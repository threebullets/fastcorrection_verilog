==> flow/design.v <==
module Crc(
input clk,
input [18:0] cnt,
input  [18:0] loc,
input [7:0] dataA,
output wire [18:0] locaddr,
output wire [18:0] dataAaddr,
output wire [7:0] dataout,
output Enout
);
reg [7:0] dataA_d0;
reg [18:0] locaddr_reg;
reg [18:0] dataAaddr_reg;
assign locaddr = locaddr_reg;
assign dataAaddr = dataAaddr_reg;
assign dataout = dataA_d0;
assign Enout = (dataout!=8'd0)?1'b1:1'b0;
always @(posedge clk)
begin
locaddr_reg <= cnt;
dataAaddr_reg <= loc;
dataA_d0 <= dataA;
end
endmodule
* Reports on Crc
Tool output for the design above, in the order of the flow.
Lines are those of the file above, counted from 1.
Cell names lack the library's common part.
A cell with - has no value.
- Top :: Crc
- Clock port :: clk
- Library :: sky130hd
- Timing corner :: tt_025C_1v80

* Elaborated design
Counts by Yosys on the flattened word-level netlist (proc, flatten, opt, wreduce; memories kept). Register bits leave out memories and registers merged into their read ports (data or address); mux counts leave out enables and synchronous resets folded into registers. Print and check cells are left out. Cells with the same type and inputs are merged into one.
- Input bits :: 47
- Register bits after elaboration :: 46
- Word-level cells :: 5
- Output and inout port bits :: 47
- Mux-type cells :: 1
- Reductions and logical operators :: 1
** Operators by type and width (count)
- 8-bit nonzero test :: 1
- 1-bit 2-to-1 mux :: 1

* Logic depth
Yosys ltp: most cells in a row. Word level: on the elaborated netlist, between registers, memories and ports. Mapped: between sequential cells and ports; inverters and the memories' decode and read muxes count.
- Depth after elaboration :: 2
- ABC_AREA :: 0
- Gate-level depth with buffers :: 2
- Mapped depth without buffers :: 2

* Mapped cells and area
Yosys stat after the flow's synthesis: flattened, memories mapped to cells. It holds for the ABC_AREA given above (unset counts as 0); a run with the other value may have another netlist.
The area totals of this step are shown rounded.
** Cell types
- dfxtp_1 :: count 46, total area 920.883 µm²
- nor4_1 :: count 2, total area 12.512 µm²
- nand2_1 :: count 1, total area 3.754 µm²
- Standard cells after synthesis :: 49
- Buffer cells :: 0
- Mapped area :: 0.00094 mm²
- Flip-flop cells :: 46
- Sequential part of the area :: 0.00092 mm²

* Path before layout
Path of least setup slack by OpenSTA after synthesis, without wires, with an ideal clock, recovery checks aside; 20% of the period is set as input and as output delay. Where synthesis merged equal registers, the netlist keeps one of their names.
- Kind :: register -> output
- From :: register dataA_d0[5]
- To :: output port Enout
- Period :: 0.981 ns
- Path slack :: 0.085 ns
- Buffers on the path :: 0
- Delay of the path :: 0.700 ns
- Driving pins on the path :: 3
- External output delay :: 0.196 ns
- Launch time at the first pin :: 0.000 ns
- Required time :: 0.785 ns
- Data arrival time :: 0.700 ns
- Period reached after synthesis :: 0.896 ns
"delay of the path" = arrival - input delay + setup time.
A path that ends at an output port has no setup time.
"driving pins on the path" counts driving pins, that of a launching flip-flop among them; a cell with two outputs on the path counts twice.
"period reached after synthesis" is the clock period less the worst setup slack; recovery checks do not enter. This is arithmetic on one report: input and output delays are still those of the set period (20% each).
Between the ends stands the longest chain of elaborated cells between them, by number of cells; it is not shown to be the way that was timed. Of several equally long chains one is given.
A line is the first line of the expression or statement that the cell stems from. Yosys adds cells for indexed reads and writes and turns some case tables into memories.
- Cell sequence :: dfxtp_1 nor4_1 nand2_1
- Length of the longest elaborated chain :: 2
- Elaborated cells on any way between the ends :: 2
- Source lines of those cells :: 1
- Classes of those cells :: mux: 1; reduce/logical: 1
** RTL lines, path after synthesis
- start, declared :: RTL line 11 : reg [7:0] dataA_d0;
- start, assigned :: RTL line 22 : dataA_d0 <= dataA;
- 8-bit nonzero test :: RTL line 17 : assign Enout = (dataout!=8'd0)?1'b1:1'b0;
- 1-bit 2-to-1 mux :: RTL line 17
- end, declared :: RTL line 9 : output Enout

* Worst path after layout
Path of least setup slack in the final report of flow run A (OpenROAD, finished layout, wires in). Where an end is a register, its clock arrival counts in the times.
- Kind :: register -> output
- From :: register dataA_d0[5]
- To :: output port Enout
- External output delay :: 0.17 ns
- Period :: 0.838 ns
- Required time :: 0.67 ns
- Buffers on the path :: 1
- Driving pins on the path :: 4
- Launch time at the first pin :: 0.29 ns
- Data arrival time :: 1.10 ns
- Path slack :: -0.43 ns
Between the ends stands the longest chain of elaborated cells between them, by number of cells; it is not shown to be the way that was timed. Of several equally long chains one is given.
- Cell sequence :: dfxtp_2 nor4_4 nand2_1 buf_2
- Length of the longest elaborated chain :: 2
- Elaborated cells on any way between the ends :: 2
- Source lines of those cells :: 1
- Classes of those cells :: mux: 1; reduce/logical: 1
** RTL lines, path after layout
- start, declared :: RTL line 11 : reg [7:0] dataA_d0;
- start, assigned :: RTL line 22 : dataA_d0 <= dataA;
- 8-bit nonzero test :: RTL line 17 : assign Enout = (dataout!=8'd0)?1'b1:1'b0;
- 1-bit 2-to-1 mux :: RTL line 17
- end, declared :: RTL line 9 : output Enout

# Flow runs of Crc

Crc through Yosys and OpenROAD on sky130hd: 2 stored runs, unordered, with their settings and measured results. The constraints put input and output delay at 20% of the set period each and load the outputs with 0.01 pF.
"reached clock period" = clock period - worst setup slack. The figure is calculated, with input and output delays left at 20% of the set period.
"time of the worst setup path" means the part of the period allowed to the worst setup path (the constraints hold back 20% at inputs and 20% at outputs) less its slack; where the path has registers, the arrival times of their clocks count too.
"total power of the final layout": no workload was simulated; the value follows from the tool's default switching activity.
Values from the reports are rounded here.

** Flow run A
- Settings :: period_ns=0.838; CORE_UTILIZATION=17; PLACE_DENSITY_LB_ADDON=0.14; CORE_MARGIN=4; CELL_PAD_IN_SITES_DETAIL_PLACEMENT=1; CTS_CLUSTER_DIAMETER=183; SLEW_MARGIN=15; MIN_ROUTING_LAYER=met1; CAP_MARGIN=20
- Total power of the final layout :: 4.2 mW
- Setup total negative slack :: -2.9 ns
- Setup slack of the critical path :: -0.43 ns
- Synthesis area :: 0.00094 mm²
- Reached clock period :: 1.267 ns
- Time of the worst setup path :: 1.10 ns
- Critical path type :: register -> output
- Standard-cell area of the final layout :: 0.0021 mm²
- Die size :: 0.0068 mm²
- Worst hold slack after layout :: 0.31 ns

** Flow run B
- Settings :: period_ns=0.954; CORE_UTILIZATION=55; PLACE_DENSITY=0.77; SLEW_MARGIN=30; CAP_MARGIN=20; CORE_MARGIN=2
- Outcome :: no results, placement failed with GPL-0301
